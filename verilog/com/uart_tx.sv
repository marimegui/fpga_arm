==> flow/design.v <==
package Utilities;
    typedef enum bit [4:0] {
        NOP = 0,
        ADD = 1,
        SUB = 2,
        AND = 3,
        EOR = 4,
        CMP = 5,
        LSL = 6,
        LSR = 7,
        MOV = 8,
        STR = 9,
        LDR = 10
    } Uop;
    typedef struct packed {
        bit Z;  
        bit C;  
        bit N;  
        bit V;  
    } Flags;
endpackage
module uart_tx (
    input clk,               
    input BaudTick,         
    input TxD_start,         
    input [7:0] TxD_data,   
    output reg TxD,          
    output reg TxD_busy      
);
    reg [3:0] state = 4'b0000;  
    reg [7:0] shift_reg;         
    reg [3:0] bit_count;        
    always @(posedge clk) begin
        case(state)
            4'b0000: begin  
                TxD <= 1;  
                TxD_busy <= 0;
                if (TxD_start) begin
                    shift_reg <= TxD_data;  
                    bit_count <= 0;
                    TxD_busy <= 1;
                    state <= 4'b0100; 
                end
            end
            4'b0100: begin  
                if (BaudTick) begin
                    TxD <= 0;  
                    state <= 4'b1000;  
                end
            end
            4'b1000: begin  
                if (BaudTick) begin
                    TxD <= shift_reg[0];  
                    shift_reg <= shift_reg >> 1;  
                    bit_count <= bit_count + 1;
                    if (bit_count == 7) 
                        state <= 4'b0001;
                end
            end
            4'b0001: begin  
                if (BaudTick) begin
                    TxD <= 1;  
                    state <= 4'b0010;
                end
            end
            4'b0010: begin  
                if (BaudTick) begin
                    TxD_busy <= 0; 
                    state <= 4'b0000;  
                end
            end
            default: state <= 4'b0000;  
        endcase
    end
endmodule
Reports on uart_tx
What the tools print for uart_tx, step after step.
Line numbers count from 1 in the design file above.
Operators carry their Yosys type and port widths (W data, S select, Z words).
Library cell names are shortened.
Not given: n/a
- top module: uart_tx
- clock input: clk
- standard-cell library: sky130hd
- timing corner: tt_025C_1v80

Word-level counts
Yosys after proc, flatten, opt, wreduce and memory -nomap, before mapping. Memory bits, and registers merged into a memory's read port (data or address), are not among the register bits. Print and check cells are not counted. Equal cells are merged and count once.
- input bits: 11
- bits in registers: 18
- reduce/logical cells at 8
- noted equality and inequality tests: 11
- mux-type cells: 19
- $add $sub $neg: 1
- operators with widths (cell ; count):
    $mux W4 ; 8
    $pmux W4 S5 ; 1
    $pmux W8 S2 ; 1
    $mux W8 ; 2
    $ne A2 B2 Y1 const B ; 6
    $eq A4 B3 Y1 const B ; 2
    $pmux W4 S2 ; 1
    $reduce_and A6 Y1 ; 1
    $reduce_bool A2 Y1 ; 2
    $add A4 B1 Y4 const B ; 1
    $eq A4 B1 Y1 const B ; 1
    $eq A4 B2 Y1 const B ; 1
    $eq A4 B4 Y1 const B ; 1
    $logic_not A4 Y1 ; 1
    $reduce_and A4 Y1 ; 1
    $reduce_bool A4 Y1 ; 1
    $pmux W1 S4 ; 1
    $mux W1 ; 4
    $reduce_and A3 Y1 ; 1
    $reduce_and A2 Y1 ; 1
    $pmux W1 S2 ; 1

Depth
Yosys ltp: most cells in a row. Word level: on the elaborated netlist, between registers, memories and ports. Mapped: between sequential cells and ports; inverters and the memories' decode and read muxes count.
- depth in word-level cells: 4
- ABC_AREA: 1
- noted mapped depth: 7
- gate-level depth less buffers: 7

Mapped cells and area
Source: synth_stat.txt of the flow (Yosys; design flattened, memories mapped). It holds for the ABC_AREA given above (unset counts as 0); a run with the other value may have another netlist.
- cells by type (cell type ; count ; total area (um^2)):
    edfxtp_1 ; 18 ; 540.518
    nand2_1 ; 33 ; 123.869
    nor2_1 ; 11 ; 41.29
    inv_1 ; 10 ; 37.536
    nand3_1 ; 6 ; 30.029
    nor2_4 ; 2 ; 22.522
    ha_1 ; 1 ; 12.512
    o22ai_2 ; 1 ; 12.512
    buf_6 ; 1 ; 11.261
    inv_2 ; 3 ; 11.261
    nand2_4 ; 1 ; 11.261
    a21oi_1 ; 2 ; 10.01
    o21ai_2 ; 1 ; 8.758
    nor3b_1 ; 1 ; 7.507
    and2_1 ; 1 ; 6.256
    nor2_2 ; 1 ; 6.256
    buf_2 ; 1 ; 5.005
    o21ai_1 ; 1 ; 5.005
- noted cell count: 95
- flip-flop cells: 18
- mapped area: 903.4 um^2

Worst setup path after synthesis
Path of least setup slack by OpenSTA after synthesis, without wires, with an ideal clock, recovery checks aside; 20% of the period is set as input and as output delay. Where synthesis merged equal registers, the netlist keeps one of their names.
- path kind: input to register
- from: input port TxD_start
- to: register bit_count[0]
- input delay: 794 ps
- noted path slack: 2330 ps
- arrival time: 1267 ps
- noted library setup time: 373 ps
- path delay at 846 ps
- required time: 3597 ps
- noted path buffers: 0
- clock period: 3970 ps
- launch time at the first pin: 794 ps
- stages: 2
- noted synthesis period reached: 1640 ps
"path delay" = arrival - input delay + setup time.
"stages": output pins that drive a net of the path, with the launching flip-flop's if there is one; two outputs of one cell count as two.
"synthesis period reached" is the clock period less the worst setup slack; recovery checks do not enter. This is arithmetic on one report: input and output delays are still those of the set period (20% each).
The rows between start and end are the longest chain of elaborated cells between them; the timing report does not say that the signal goes this way. Where chains are equally long, one stands for them.
A line is the first line of the expression or statement that the cell stems from. Yosys adds cells for indexed reads and writes and turns some case tables into memories.
The path ends at the enable pin of a flip-flop; only ways to that pin are counted.
- cells stage by stage: inv_1 -> o22ai_2
- noted length of the longest elaborated chain: 2
- elaborated cells on any way between the ends: 2
- RTL lines with such cells: 0
- RTL lines, path after synthesis (element ; line ; RTL):
    from (decl) ; 25 ; input TxD_start,
    $ne A2 B2 Y1 ; n/a ;
    $reduce_and A3 Y1 ; n/a ;
    to (assign) ; 40 ; bit_count <= 0;
    to (assign) ; 55 ; bit_count <= bit_count + 1;
    to (decl) ; 32 ; reg [3:0] bit_count;

Path in the finished layout
Path of least setup slack in the final report of run A (OpenROAD, finished layout, wires in). Where an end is a register, its clock arrival counts in the times.
The path's times are printed in steps of 10 ps; the period is the one set.
- path kind: input to register
- from: input port BaudTick
- to: register shift_reg[6]
- required time: 4080 ps
- clock period: 4150 ps
- noted library setup time: 350 ps
- launch time at the first pin: 830 ps
- stages: 3
- input delay: 830 ps
- noted path buffers: 1
- noted path slack: 2130 ps
- arrival time: 1950 ps
The rows between start and end are the longest chain of elaborated cells between them; the timing report does not say that the signal goes this way. Where chains are equally long, one stands for them.
The path ends at the enable pin of a flip-flop; only ways to that pin are counted.
- cells stage by stage: clkdlybuf4s50_1 -> inv_1 -> o22ai_2
- noted length of the longest elaborated chain: 2
- elaborated cells on any way between the ends: 2
- RTL lines with such cells: 0
- RTL lines, path post-layout (element ; line ; RTL):
    from (decl) ; 24 ; input BaudTick,
    $ne A2 B2 Y1 ; n/a ;
    $reduce_and A3 Y1 ; n/a ;
    to (assign) ; 39 ; shift_reg <= TxD_data;
    to (assign) ; 54 ; shift_reg <= shift_reg >> 1;
    to (decl) ; 31 ; reg [7:0] shift_reg;

Subject: uart_tx on sky130hd, stored results

Hello all,

Flow measurements of uart_tx on sky130hd: 2 stored runs with different settings, listed in no order. Input and output delays are each 20% of the period that was set; the output load is 0.01 pF.
"clock period reached" means the clock period less the worst setup slack. The figure is calculated, with input and output delays left at 20% of the set period.
By "time on the worst setup path" is meant the share of the clock period that the worst setup path is allowed (20% is reserved at inputs, 20% at outputs), minus its slack. Clock arrival times at its registers enter into it.
By "total power of the final layout" is meant OpenSTA's value without simulated activity: inputs other than the clock are taken to toggle once in ten clock periods, and the tool carries that through the logic.
"time on the worst setup path" is known to 10 ps.

Run A
Settings were period_ns = 4.15; CORE_UTILIZATION = 31; SETUP_SLACK_MARGIN = -0.07; PLACE_DENSITY = 0.49; CORE_ASPECT_RATIO = 1.06; ABC_AREA = 1; CTS_CLUSTER_SIZE = 16; SLEW_MARGIN = 35; MIN_ROUTING_LAYER = met1; CAP_MARGIN = 20; CORE_MARGIN = 2
- Yosys chip area after synthesis at 903.4 um^2
- die footprint: 3362.1 um^2
- standard-cell area of the final layout at 1074.8 um^2
- post-layout utilization at 38.0%
- noted the setup slack of the worst path: 2132 ps
- total negative slack: 0 ps
- worst hold slack: 521 ps
- noted the total power of the final layout: 0.6867 mW
- clock period reached at 2018 ps
- time on the worst setup path: 1190 ps
- worst setup path type: input to register

Run B
Settings were period_ns = 2.94; CORE_UTILIZATION = 27; CORE_MARGIN = 7; TNS_END_PERCENT = 45; ABC_AREA = 1; CTS_CLUSTER_SIZE = 39; CAP_MARGIN = 30; SLEW_MARGIN = 20
- Yosys chip area after synthesis at 903.4 um^2
- die footprint: 5161.0 um^2
- standard-cell area of the final layout at 1084.8 um^2
- post-layout utilization at 35.0%
- noted the setup slack of the worst path: 1155 ps
- total negative slack: 0 ps
- worst hold slack: 522 ps
- noted the total power of the final layout: 0.9554 mW
- clock period reached at 1785 ps
- time on the worst setup path: 1200 ps
- worst setup path type: input to register

Thanks
