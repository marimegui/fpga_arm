==> flow/design.v <==
package Utilities;
    typedef enum bit [4:0] {
        NOP = 0,
        ADD = 1,
        SUB = 2,
        AND = 3,
        EOR = 4,
        CMP = 5,
        LSL = 6,
        LSR = 7,
        MOV = 8,
        STR = 9,
        LDR = 10
    } Uop;
    typedef struct packed {
        bit Z;  
        bit C;  
        bit N;  
        bit V;  
    } Flags;
endpackage
module uart_rx (
    input clk,              
    input Baud8Tick,         
    input RxD,              
    output reg [7:0] RxD_data,  
    output reg data_ready      
);
    reg [1:0] RxD_sync;
    always @(posedge clk)
        if (Baud8Tick)
            RxD_sync <= {RxD_sync[0], RxD};  
    reg [1:0] RxD_cnt;
    reg RxD_bit;
    always @(posedge clk)
    if (Baud8Tick) begin
        if (RxD_sync[1] && RxD_cnt != 2'b11) RxD_cnt <= RxD_cnt + 1;
        else if (~RxD_sync[1] && RxD_cnt != 2'b00) RxD_cnt <= RxD_cnt - 1;
        if (RxD_cnt == 2'b00) RxD_bit <= 0;
        else if (RxD_cnt == 2'b11) RxD_bit <= 1;
    end
    reg [3:0] state = 4'b0000;
    always @(posedge clk)
    if (Baud8Tick)
        case (state)
            4'b0000: if (~RxD_bit) state <= 4'b1000; 
            4'b1000: if (next_bit) state <= 4'b1001; 
            4'b1001: if (next_bit) state <= 4'b1010; 
            4'b1010: if (next_bit) state <= 4'b1011; 
            4'b1011: if (next_bit) state <= 4'b1100; 
            4'b1100: if (next_bit) state <= 4'b1101; 
            4'b1101: if (next_bit) state <= 4'b1110; 
            4'b1110: if (next_bit) state <= 4'b1111; 
            4'b1111: if (next_bit) state <= 4'b0001; 
            4'b0001: if (next_bit) state <= 4'b0000; 
            default: state <= 4'b0000;
        endcase
    reg [2:0] bit_spacing;
    always @(posedge clk)
        if (state == 0)
            bit_spacing <= 0;
        else if (Baud8Tick)
            bit_spacing <= bit_spacing + 1;
    wire next_bit = (bit_spacing == 7);  
    always @(posedge clk)
        if (Baud8Tick && next_bit && state[3])
            RxD_data <= {RxD_bit, RxD_data[7:1]};
    always @(posedge clk)
        data_ready <= (Baud8Tick && next_bit && state == 4'b0001);
endmodule
* Step by step through the tools: uart_rx
Tool output for the design above, in the order of the flow.
Lines are those of the file above, counted from 1.
Operators carry their Yosys type and port widths (W data, S select, Z words).
Cell names lack the library's common part.
Not given: --
- Top :: uart_rx
- Clock :: clk
- Standard-cell library :: sky130hd
- Timing corner :: tt_025C_1v80

* Elaborated design
Counts by Yosys on the flattened word-level netlist (proc, flatten, opt, wreduce; memories kept). Register bits leave out memories and registers merged into their read ports (data or address). Print and check cells are left out. Cells with the same type and inputs are merged into one.
- Register bits after elaboration :: 21
- Input bits :: 3
- Output and inout bits :: 9
- Add/subtract/negate cells :: 3
- Eq/ne operators :: 22
- Muxes and demuxes :: 14
- Bitwise logic cells :: 1
- Reduce/logical cells :: 13
** Operators by type and width (number)
- $pmux W4 S10 :: 1
- $mux W4 :: 10
- $eq A4 B4 Y1 const B :: 8
- $ne A2 B2 Y1 const B :: 11
- $reduce_and A11 Y1 :: 1
- $reduce_bool A2 Y1 :: 3
- $logic_and A1 B1 Y1 :: 5
- $reduce_and A2 Y1 :: 2
- $eq A4 B1 Y1 const B :: 1
- $logic_not A4 Y1 :: 1
- $mux W2 :: 2
- $add A3 B1 Y3 const B :: 1
- $eq A3 B3 Y1 const B :: 1
- $add A2 B1 Y2 const B :: 1
- $sub A2 B1 Y2 const B :: 1
- $eq A2 B2 Y1 const B :: 1
- $logic_not A2 Y1 :: 1
- $not A1 Y1 :: 1
- $mux W1 :: 1

* Depth
Longest topological path by Yosys (ltp), each cell counted once; first at word level (registers and memories cut), then after technology mapping (sequential cells cut; the memories' decode and read muxes count).
- Depth in word-level cells :: 4
- ABC_AREA :: 0
- Mapped depth :: 4

* Mapped cells and area
Yosys stat after the flow's synthesis: flattened, memories mapped to cells. It holds for the ABC_AREA given above (unset counts as 0); a run with the other value may have another netlist.
The area totals of this step are shown rounded.
- Cell count :: 64
- Mapped area :: 880 sq um
- Sequential part of the area :: 590 sq um
- Flip-flop cells :: 21
- Buffers :: 4
** Cell types
- edfxtp_1 :: number 17, area in all 510.49 sq um
- dfxtp_1 :: number 4, area in all 80.077 sq um
- ha_1 :: number 4, area in all 50.048 sq um
- nor2_1 :: number 8, area in all 30.029 sq um
- xnor2_1 :: number 3, area in all 26.275 sq um
- nor4_4 :: number 1, area in all 21.27 sq um
- mux2i_1 :: number 2, area in all 20.019 sq um
- xor2_1 :: number 2, area in all 17.517 sq um
- buf_2 :: number 3, area in all 15.014 sq um
- inv_1 :: number 4, area in all 15.014 sq um
- nand2_1 :: number 4, area in all 15.014 sq um
- nor2b_1 :: number 2, area in all 12.512 sq um
- a21oi_1 :: number 2, area in all 10.01 sq um
- nor4b_1 :: number 1, area in all 8.758 sq um
- a211oi_1 :: number 1, area in all 7.507 sq um
- buf_4 :: number 1, area in all 7.507 sq um
- o21a_1 :: number 1, area in all 7.507 sq um
- and3_1 :: number 1, area in all 6.256 sq um
Not listed: further types 3, cells in them 3.

* Path before layout
Source: OpenSTA report_checks on the synthesized netlist (no wires, ideal clock, input and output delay 20% of the period each), path of least setup slack; recovery checks are left aside. Register names are those of the netlist, which keeps one name where synthesis merged equal registers.
- Path type :: reg2reg
- Start point :: register bit_spacing[0]
- End point :: register state[0]
- Clock period :: 1.41 ns
- Time at the first pin :: 0.000 ns
- Arrival time :: 1.128 ns
- Slack :: -0.089 ns
- Path delay :: 1.500 ns
- Driving pins on the path :: 5
- Buffers on the path :: 0
- Period reached after synthesis :: 1.499 ns
"path delay" = arrival - input delay + setup time.
"driving pins on the path" counts driving pins, that of a launching flip-flop among them; a cell with two outputs on the path counts twice.
"period reached after synthesis" is the clock period less the worst setup slack; recovery checks do not enter. This is arithmetic on one report: input and output delays are still those of the set period (20% each).
Between the ends stands the longest chain of elaborated cells between them, by number of cells; it is not shown to be the way that was timed. Of several equally long chains one is given.
A line is the first line of the expression or statement that the cell stems from. Yosys adds cells for indexed reads and writes and turns some case tables into memories.
At most two assigning lines are given for a register; there are more.
The path ends at the enable pin of a flip-flop; only ways to that pin are counted.
- Cells stage by stage :: dfxtp_1 -> ha_1 -> ha_1 -> nor4b_1 -> a211oi_1
- Cells in the longest elaborated chain :: 3
- Elaborated cells between the ends (all ways) :: 11
- RTL lines with such cells :: 1
** RTL lines, path post-synthesis
- start, declared :: RTL line 58 : reg [2:0] bit_spacing;
- start, assigned :: RTL line 61 : bit_spacing <= 0;
- start, assigned :: RTL line 63 : bit_spacing <= bit_spacing + 1;
- $eq A3 B3 Y1 :: RTL line 64 : wire next_bit = (bit_spacing == 7);
- $ne A2 B2 Y1
- $reduce_and A11 Y1
- end, assigned :: RTL line 55 : 4'b0001: if (next_bit) state <= 4'b0000;
- end, assigned :: RTL line 56 : default: state <= 4'b0000;
- end, declared :: RTL line 42 : reg [3:0] state = 4'b0000;

* Timing after layout
Path of least setup slack in the final report of run 1 (OpenROAD, finished layout, wires in). Where an end is a register, its clock arrival counts in the times.
- Path type :: reg2reg
- Start point :: register bit_spacing[0]
- End point :: register state[2]
- Clock period :: 1.23 ns
- Time at the first pin :: 0.30 ns
- Arrival time :: 1.40 ns
- Slack :: -0.13 ns
- Driving pins on the path :: 5
- Buffers on the path :: 0
Between the ends stands the longest chain of elaborated cells between them, by number of cells; it is not shown to be the way that was timed. Of several equally long chains one is given.
At most two assigning lines are given for a register; there are more.
The path ends at the enable pin of a flip-flop; only ways to that pin are counted.
- Cells stage by stage :: dfxtp_2 -> ha_4 -> ha_4 -> nor4b_4 -> a211oi_4
- Cells in the longest elaborated chain :: 3
- Elaborated cells between the ends (all ways) :: 11
- RTL lines with such cells :: 1
** RTL lines, path after layout
- start, declared :: RTL line 58 : reg [2:0] bit_spacing;
- start, assigned :: RTL line 61 : bit_spacing <= 0;
- start, assigned :: RTL line 63 : bit_spacing <= bit_spacing + 1;
- $eq A3 B3 Y1 :: RTL line 64 : wire next_bit = (bit_spacing == 7);
- $ne A2 B2 Y1
- $reduce_and A11 Y1
- end, assigned :: RTL line 55 : 4'b0001: if (next_bit) state <= 4'b0000;
- end, assigned :: RTL line 56 : default: state <= 4'b0000;
- end, declared :: RTL line 42 : reg [3:0] state = 4'b0000;

Measured results for uart_rx: 2 stored runs of the Yosys and OpenROAD flow on sky130hd. The settings differ; the order carries no meaning. The constraints put input and output delay at 20% of the set period each and load the outputs with 0.01 pF.
"achieved clock period" = clock period - worst setup slack. The figure is calculated, with input and output delays left at 20% of the set period.
"worst setup path time": the worst setup path's part of the clock period (all of it between registers, 20% less for each end at a port) less its slack. A launch clock that arrives late makes it longer, a capture clock that arrives late makes it shorter.
"total power of the final layout" is the tool's figure for a default switching activity; nothing was simulated.
Results are given in rounded form.

* Run 1
** Files
==> flow/run.sh <==
#!/bin/bash
# the make line also repeats the synthesis and layout settings of config.mk as NAME=value (left out here)
make -C /OpenROAD-flow-scripts/flow DESIGN_CONFIG=/design/flow/config.mk WORK_HOME=/design/flow/orfs CLKGATE_MAP_FILE= finish
==> flow/config.mk <==
export PLATFORM = sky130hd
export DESIGN_NAME = uart_rx
export DESIGN_NICKNAME = uart_rx
export VERILOG_FILES = /design/flow/design.v
export SDC_FILE = /design/flow/constraint.sdc
export NUM_CORES = 4
export LEC_CHECK = 0
export CAP_MARGIN = 20
export CORE_MARGIN = 2
export CORE_UTILIZATION = 40
export SLEW_MARGIN = 20
==> flow/constraint.sdc <==
create_clock -name core_clock -period 1.23 [get_ports {clk}]
set_input_delay 0.2460 -clock core_clock [delete_from_list [all_inputs] [get_ports {clk}]]
set_output_delay 0.2460 -clock core_clock [all_outputs]
set_load 0.01 [all_outputs]
** Results
- Area of the synthesized netlist :: 880 sq um
- Die size :: 2600 sq um
- Standard-cell area after routing :: 1300 sq um
- Utilization :: 0.64
- Setup slack of the worst path :: -0.13 ns
- Post-route setup TNS :: -1.3 ns
- Worst hold slack after layout :: 0.46 ns
- Total power of the final layout :: 1.8 mW
- Achieved clock period :: 1.357 ns
- Worst setup path time :: 1.36 ns
- Critical path kind :: reg2reg

* Run 2
** Files
==> flow/run.sh <==
#!/bin/bash
# the make line also repeats the synthesis and layout settings of config.mk as NAME=value (left out here)
make -C /OpenROAD-flow-scripts/flow DESIGN_CONFIG=/design/flow/config.mk WORK_HOME=/design/flow/orfs CLKGATE_MAP_FILE= finish
==> flow/config.mk <==
export PLATFORM = sky130hd
export DESIGN_NAME = uart_rx
export DESIGN_NICKNAME = uart_rx
export VERILOG_FILES = /design/flow/design.v
export SDC_FILE = /design/flow/constraint.sdc
export NUM_CORES = 4
export LEC_CHECK = 0
export CAP_MARGIN = 20
export CORE_MARGIN = 2
export CORE_UTILIZATION = 18
export CTS_CLUSTER_DIAMETER = 370
export CTS_CLUSTER_SIZE = 27
export PLACE_DENSITY_LB_ADDON = 0.21
export SLEW_MARGIN = 15
==> flow/constraint.sdc <==
create_clock -name core_clock -period 1.19 [get_ports {clk}]
set_input_delay 0.2380 -clock core_clock [delete_from_list [all_inputs] [get_ports {clk}]]
set_output_delay 0.2380 -clock core_clock [all_outputs]
set_load 0.01 [all_outputs]
** Results
- Area of the synthesized netlist :: 880 sq um
- Die size :: 5400 sq um
- Standard-cell area after routing :: 1400 sq um
- Utilization :: 0.29
- Setup slack of the worst path :: -0.15 ns
- Post-route setup TNS :: -1.4 ns
- Worst hold slack after layout :: 0.42 ns
- Total power of the final layout :: 2.0 mW
- Achieved clock period :: 1.343 ns
- Worst setup path time :: 1.34 ns
- Critical path kind :: reg2reg
